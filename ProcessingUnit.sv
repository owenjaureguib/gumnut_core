==> flow/design.v <==
module ALU (
	input  [7:0] rs_i,
	input  [7:0] op2_i,
	input  [3:0] ALUOp_i,
	input 		 carry_i,
	input  [2:0] count_i,
	output [7:0] res_o,
	output reg	 carry_o,
	output 		 zero_o
);
	wire couta;
	wire couts;
	wire [7:0] a;
	wire [7:0] l;
	wire [7:0] s;
	ALUA alua (
		.rs_i(rs_i),
		.op2_i(op2_i),
		.ALUOp_i(ALUOp_i[1:0]),
		.res(a),
		.cout(couta),
		.carry_i(carry_i)
	);
	ALUL alul (
		.rs_i(rs_i),
		.op2_i(op2_i),
		.ALUOp_i(ALUOp_i[1:0]),
		.res(l)
	);
	ALUS alus (
		.rs_i(rs_i),
		.count_i(count_i),
		.ALUOp_i(ALUOp_i[1:0]),
		.res(s),
		.cout(couts)
	);
	MUX4_1 selector (
		.I0(a),
		.I1(l),
		.I2(s),
		.I3(8'h00),
		.s(ALUOp_i[3:2]),
		.OUT(res_o)
	); 
	always @(*) begin
		case (ALUOp_i[3:2])
			2'b00: carry_o = couta;
			2'b01: carry_o = 1'b0;
			2'b10: carry_o = couts;
			2'b11: carry_o = 1'b0;
			default: carry_o = 1'bx;
		endcase
	end
	assign zero_o = ~(| res_o);
endmodule 
module ALUA (
	input  [7:0] rs_i,
	input  [7:0] op2_i,
	input  [1:0] ALUOp_i,
	input 		 carry_i,
	output [7:0] res,
	output 		 cout
);
	wire [7:0] OPA;
	wire [7:0] OPB;
	wire cin;
	ALUEXT ext (
		.rs_i(rs_i),
		.op2_i(op2_i),
		.ALUOp_i(ALUOp_i),
		.OPA(OPA),
		.OPB(OPB),
		.carry_i(carry_i),
		.c(cin)
	);
	Adder_8bits add (
		.A(OPA),
		.B(OPB),
		.cin(cin),
		.res(res),
		.cout(cout)
	);
endmodule 
module ALUEXT (
	input  [7:0] rs_i,
	input  [7:0] op2_i,
	input  [1:0] ALUOp_i,
	input        carry_i,
	output [7:0] OPA,
	output [7:0] OPB,
	output c
);
	assign OPA = rs_i;
	assign OPB = (ALUOp_i[1])?~op2_i:op2_i;
	assign c = (ALUOp_i[0])?
				  (carry_i^ALUOp_i[1]):
				  ALUOp_i[1];
endmodule 
module ALUL (
	input [7:0] rs_i,
	input [7:0] op2_i,
	input [1:0] ALUOp_i,
	output [7:0] res
);
	wire [7:0] AND;
	wire [7:0] OR;
	wire [7:0] XOR;
	wire [7:0] MASK;
	assign AND = rs_i & op2_i;
	assign OR = rs_i | op2_i;
	assign XOR = rs_i ^ op2_i;
	assign MASK = rs_i & ~op2_i;
	MUX4_1 mux (
		.I0(AND),
		.I1(OR),
		.I2(XOR),
		.I3(MASK),
		.s(ALUOp_i),
		.OUT(res)
	);
endmodule 
module ALUS (
	input  	  [7:0] rs_i,
	input  	  [1:0] ALUOp_i,
	input  	  [2:0] count_i,
	output reg [7:0] res,
	output reg       cout
);
	always @(*) begin
		case(ALUOp_i)
			2'b00: {cout, res} = {1'b0, rs_i} << count_i;
			2'b01: {res, cout} = {rs_i, 1'b0} >> count_i;
			2'b10: {res, cout} = {rs_i << count_i | rs_i >> 4'h8-count_i, 1'b0};
			2'b11: {res, cout} = {rs_i >> count_i | rs_i << 4'h8-count_i, 1'b0};
			default: {res, cout} = {8'hxx, 1'bx};
		endcase
	end
endmodule 
module Adder_8bits (
	input  		 cin,
	input  [7:0] A,
	input  [7:0] B,
	output 		 cout,
	output [7:0] res
);
	assign {cout, res} = A + B + cin;
endmodule 
module IR (
	input  logic [17:0] 	 inst_e,
	input  logic			     we,
	input  logic				 clk,
	input  logic				 cen,
	input  logic				 rst,
	output logic  [6:0]	 	op_o,
	output logic  [2:0]   func_o,
	output logic [11:0]	 addr_o,
	output logic  [7:0]	 disp_o,
	output logic  [2:0]		rs_o,
	output logic  [2:0]	  rs2_o,
	output logic  [2:0]		rd_o,
	output logic  [7:0]  immed_o,
	output logic  [2:0]	count_o	
);
	logic [17:0] inst_i;
	logic 		   clkg;
	always_comb clkg = clk & cen;
	always_ff @(posedge clkg) begin
		if (rst)
			inst_i = 17'b0;
		else if (we)
			inst_i = inst_e;
	end
	always_comb begin
		op_o = inst_i[17:11];
		func_o = inst_i[17] ? inst_i[2:0] : inst_i[16:14];
		addr_o = inst_i[11:0];
		disp_o = inst_i[7:0];
		rs_o = inst_i[10:8];
		rs2_o = inst_i[7:5];
		rd_o = inst_i[13:11];
		immed_o = inst_i[7:0];
		count_o = inst_i[7:5];
	end	
endmodule
module MUX4_1 (
	input [7:0] I0,
	input [7:0] I1,
	input [7:0] I2,
	input [7:0] I3,
	input [1:0] s,
	output reg [7:0] OUT
);
	always @(*)
	begin
		case(s)
			2'b00: OUT = I0;
			2'b01: OUT = I1;
			2'b10: OUT = I2;
			2'b11: OUT = I3;
			default: OUT = 8'hxx;
		endcase
	end
endmodule 
module ProcessingUnit (
	input  logic					clk_i,
	input  logic				 ClkEn_e,
	input  logic					rst_i,
	input  logic				RegWrt_c,
	input  logic [17:0] 	 inst_dat_i,
	input  logic			 inst_ack_i,
	input  logic  [7:0]	 data_dat_i,
	input  logic  [7:0]	 port_dat_i,
	input  logic  [1:0]		RegMux_c,
	input	 logic   			 DPMux_c,
	input  logic					op2_c,
	input  logic  [3:0]		 ALUOp_c,
	input  logic				 ALUEn_c,
	input  logic 			  port_we_c,
	input  logic				 ALUFR_c,
	input	 logic				  reti_c,
	input	 logic				  intz_i,
	input	 logic				  intc_i,	
	output logic  [6:0]	 		 op_e,
	output logic  [2:0]		  func_e,
	output logic [11:0]	 	  addr_e,
	output logic  [7:0]	 	  disp_e,
	output logic  [7:0]	  port_we_o,
	output logic  [7:0]	port_data_o,
	output logic  [7:0]	port_addr_o,
	output logic  [7:0] 		  addr_i,
	output logic  [7:0]			dat_i,
	output logic					ccC_e,
	output logic					ccZ_e
);
	logic [2:0]		rs_e;
	logic [2:0]	rs2_aux;
	logic [2:0]	  rs2_e;
	logic [2:0]		rd_e;
	logic [7:0]   dat_e;
	logic [7:0] immed_e;
	logic [2:0]	count_e;
	logic [7:0]   ALU_i;
	logic [7:0]	  ALU_e;
	logic [7:0]	  rsr_e;
	logic [7:0]	 rsr2_e;
	logic [7:0]	  op2_e;
	logic [7:0] port_dat_e;
	logic [7:0] data_dat_e;
	logic carry_e;
	logic zero_e;
	logic cc_i;
	IR ir (
		.clk(clk_i),
		.cen(ClkEn_e),
		.rst(rst_i),
		.inst_e(inst_dat_i),
		.we(inst_ack_i),
		.op_o(op_e),
		.func_o(func_e),
		.addr_o(addr_e),
		.disp_o(disp_e),
		.rs_o(rs_e),
		.rs2_o(rs2_aux),
		.rd_o(rd_e),
		.immed_o(immed_e),
		.count_o(count_e)
	);
	always_ff @(posedge clk_i) begin
		if (rst_i) begin
			data_dat_e <= 8'hxx;
			port_dat_e <= 8'hxx;
		end
		else if (ClkEn_e) begin
			data_dat_e <= data_dat_i;
			port_dat_e <= port_dat_i;
		end
	end
	always_comb begin
		case (RegMux_c)
			2'b00 : dat_e = ALU_e;
			2'b01 : dat_e = data_dat_e;
			2'b10 : dat_e = port_dat_e;
			2'b11 : dat_e = 8'hxx;
			default: dat_e = 8'hxx;
		endcase
		rs2_e = (DPMux_c) ? rd_e : rs2_aux;
	end
	Registers RegisterBank (
		.clk(clk_i),
		.cen(ClkEn_e),
		.rst(rst_i),
		.we(RegWrt_c),
		.rs_i(rs_e),
		.rs2_i(rs2_e),
		.rd_i(rd_e),
		.dat_i(dat_e),
		.rs_o(rsr_e),
		.rs2_o(rsr2_e)
	);
	always_comb op2_e = (op2_c) ? immed_e : rsr2_e;
	always_ff @(posedge clk_i) begin
		if (rst_i)
			ALU_e <= 8'hxx;
		else if (ALUEn_c)
			ALU_e <= ALU_i;
	end
	always_ff @(posedge clk_i) begin
		if (rst_i)
			port_we_o <= 1'b0;
		else
			port_we_o <= port_we_c;
	end
	always_ff @(posedge clk_i) begin
		if (rst_i) begin
			port_data_o <= 8'h00;
			port_addr_o <= 8'h00;
		end
		else if (port_we_c) begin
			port_data_o <= rs2_e;
			port_addr_o <= ALU_i;
		end
	end
	always_comb begin
		addr_i = ALU_i;
		dat_i  = rs2_e;
	end
	ALU alu (
		.rs_i(rsr_e),
		.op2_i(op2_e),
		.count_i(count_e),
		.carry_i(cc_i),
		.ALUOp_i(ALUOp_c),
		.zero_o(zero_e),
		.carry_o(carry_e),
		.res_o(ALU_i)
	);
	always_ff @(posedge clk_i) begin
		if (rst_i) begin
			ccC_e <= 1'b0;
			ccZ_e <= 1'b0;
		end
		else if (ALUFR_c) begin
			ccC_e <= carry_e;
			ccZ_e <= zero_e;
		end
		else if (reti_c) begin
			ccC_e <= intc_i;
			ccZ_e <= intz_i;
		end
	end
	always_comb cc_i = ccC_e;
endmodule
module Registers (
	input  logic		 clk,
	input  logic		 rst,
	input  logic   	 cen,
	input  logic		 we,
	input  logic [2:0] rs_i,
	input  logic [2:0] rs2_i,
	input  logic [2:0] rd_i,
	input  logic [7:0] dat_i,
	output logic [7:0] rs_o,
	output logic [7:0] rs2_o
);
	integer i;
	logic clkg;
	logic [7:0] mem [7:0];
	always_comb clkg = clk & cen;
	always_ff @(posedge clkg or posedge rst)
	begin
		if(rst)
			for(i = 0; i < 8; i = i+1)
				mem[i] <= 8'h00;
		else if (we)
			mem[rd_i] <= dat_i;
	end
	always_comb 
	begin
		rs_o = mem[rs_i];
		rs2_o = mem[rs2_i];
	end
endmodule 
# == Reports on ProcessingUnit ==
# The steps from the RTL of ProcessingUnit to its reports follow in flow order.
# Line numbers count from 1 in the design file above.
# Library cell names are shortened.
# The mark n/a stands for no value.
# inputs
top_module,ProcessingUnit
clock_port,clk_i
library,sky130hd
lib_corner,tt_025C_1v80

# == Elaborated design ==
# Counts by Yosys on the flattened word-level netlist (proc, flatten, opt, wreduce). Print and check cells are left out.
# op_classes
reduce_logical,20
equal,29
n_logic,10
addsub,3
shift,6
n_mux,23
# op_table
cell,n
case mux 8 bit (select 8 bit),2
case mux 8 bit (select 4 bit),3
two-way mux 8 bit,8
== test 3 bit with constant B,12
bitwise OR 8 bit,3
case mux 8 bit (select 3 bit),1
== test 3 x 2 -> 1 bit with constant B,6
AND reduction 2 bit,8
bitwise AND 8 bit,2
== test 2 bit with constant B,5
== test 3 x 1 -> 1 bit with constant B,3
logical NOT 3 bit,3
left shift 8 x 3 -> 9 bit,1
adder 8 x 8 -> 9 bit,1
adder 9 x 1 -> 9 bit,1
>> shifter 9 x 3 -> 9 bit,1
left shift 8 x 3 -> 8 bit,1
>> shifter 8 x 3 -> 8 bit,1
left shift 8 x 4 -> 8 bit,1
>> shifter 8 x 4 -> 8 bit,1
XOR 8 bit,1
NOT 8 bit,1
OR reduction 8 bit,1
== test 2 x 1 -> 1 bit with constant B,3
logical NOT 2 bit,3
nonzero test 2 bit,3
case mux 1 bit (select 3 bit),2
two-way mux 3 bit,2
# Not listed: further kinds 6, cells in them 11.
# bits
out_inout_bits,72
regBits,127
elab_cells,109

# == Logic depth ==
# Longest topological path by Yosys (ltp), each cell counted once; first at word level (registers and memories cut), then after technology mapping (sequential cells cut; the memories' decode and read muxes count).
# depth
ltp_word,12
ABC_AREA,1
ltp_mapped,28
mapped_depth_nobuf,26

# == Synthesis result ==
# Source: synth_stat.txt of the flow (Yosys; design flattened, memories mapped). It holds for the ABC_AREA given above (unset counts as 0); a run with the other value may have another netlist.
# The area totals of this step are shown rounded.
# mapped
mapped_cells,1155
ffs,120
synth_area_um2,8100
# by_type
cell_type,n,type_area_um2
dfrtp_1,64,1.6E+03
nand2_1,250,938.4
edfxtp_1,24,720.691
dfxtp_1,32,640.614
o21ai_0,126,630.605
inv_1,132,495.475
nand3_1,99,495.475
nor2_1,102,382.867
nand4_1,44,275.264
ha_1,21,262.752
a21oi_1,49,245.235
buf_4,27,202.694
o22ai_1,25,156.4
o211ai_1,14,105.101
nand2_2,16,100.096
clkbuf_1,24,90.086
a221o_1,8,80.077
nand3_2,8,80.077
# Not listed: further types 27, cells in them 90.

# Design ProcessingUnit on sky130hd. What follows are 2 stored runs of the flow, each under its own settings; their order means nothing. The constraints put input and output delay at 20% of the set period each and load the outputs with 0.01 pF.
# By "timing.worst_path_ps" is meant the share of the clock period that the worst setup path is allowed (20% is reserved at inputs, 20% at outputs), minus its slack. Clock arrival times at its registers enter into it.
# "timing.worst_path_ps" is given in steps of 10 ps.
# Results are given in rounded form.
# A setting shown as - is not set for that run.
# Results: - = not shown.
run,period_ns,CORE_UTILIZATION,SETUP_SLACK_MARGIN,PLACE_DENSITY,CORE_ASPECT_RATIO,CORE_MARGIN,CELL_PAD_IN_SITES_GLOBAL_PLACEMENT,CELL_PAD_IN_SITES_DETAIL_PLACEMENT,ABC_AREA,CTS_CLUSTER_SIZE,SLEW_MARGIN,MIN_ROUTING_LAYER,CAP_MARGIN,PLACE_DENSITY_LB_ADDON,TNS_END_PERCENT,GPL_ROUTABILITY_DRIVEN,MAX_ROUTING_LAYER,fin_tns_ps,yosys.chip_area_um2,post_route_util_pct,die_um2,stdcell_area_um2,timing.worst_path_ps,path_kind,fin_ws_ps,fin_hold_ws_ps
entry A,3.97,37,0.13,0.57,1.12,3,2,2,1,95,20,met2,20,-,-,-,-,-,-,-,-,-,-,-,-,-
entry B,8.54,36,-,-,-,6,0,2,0,37,20,-,5,0.17,95,0,met4,-250,8400,46,27000,10000,5330,input to output,-210,540
# Entry A: stopped before the end: placement reported DPL-0033
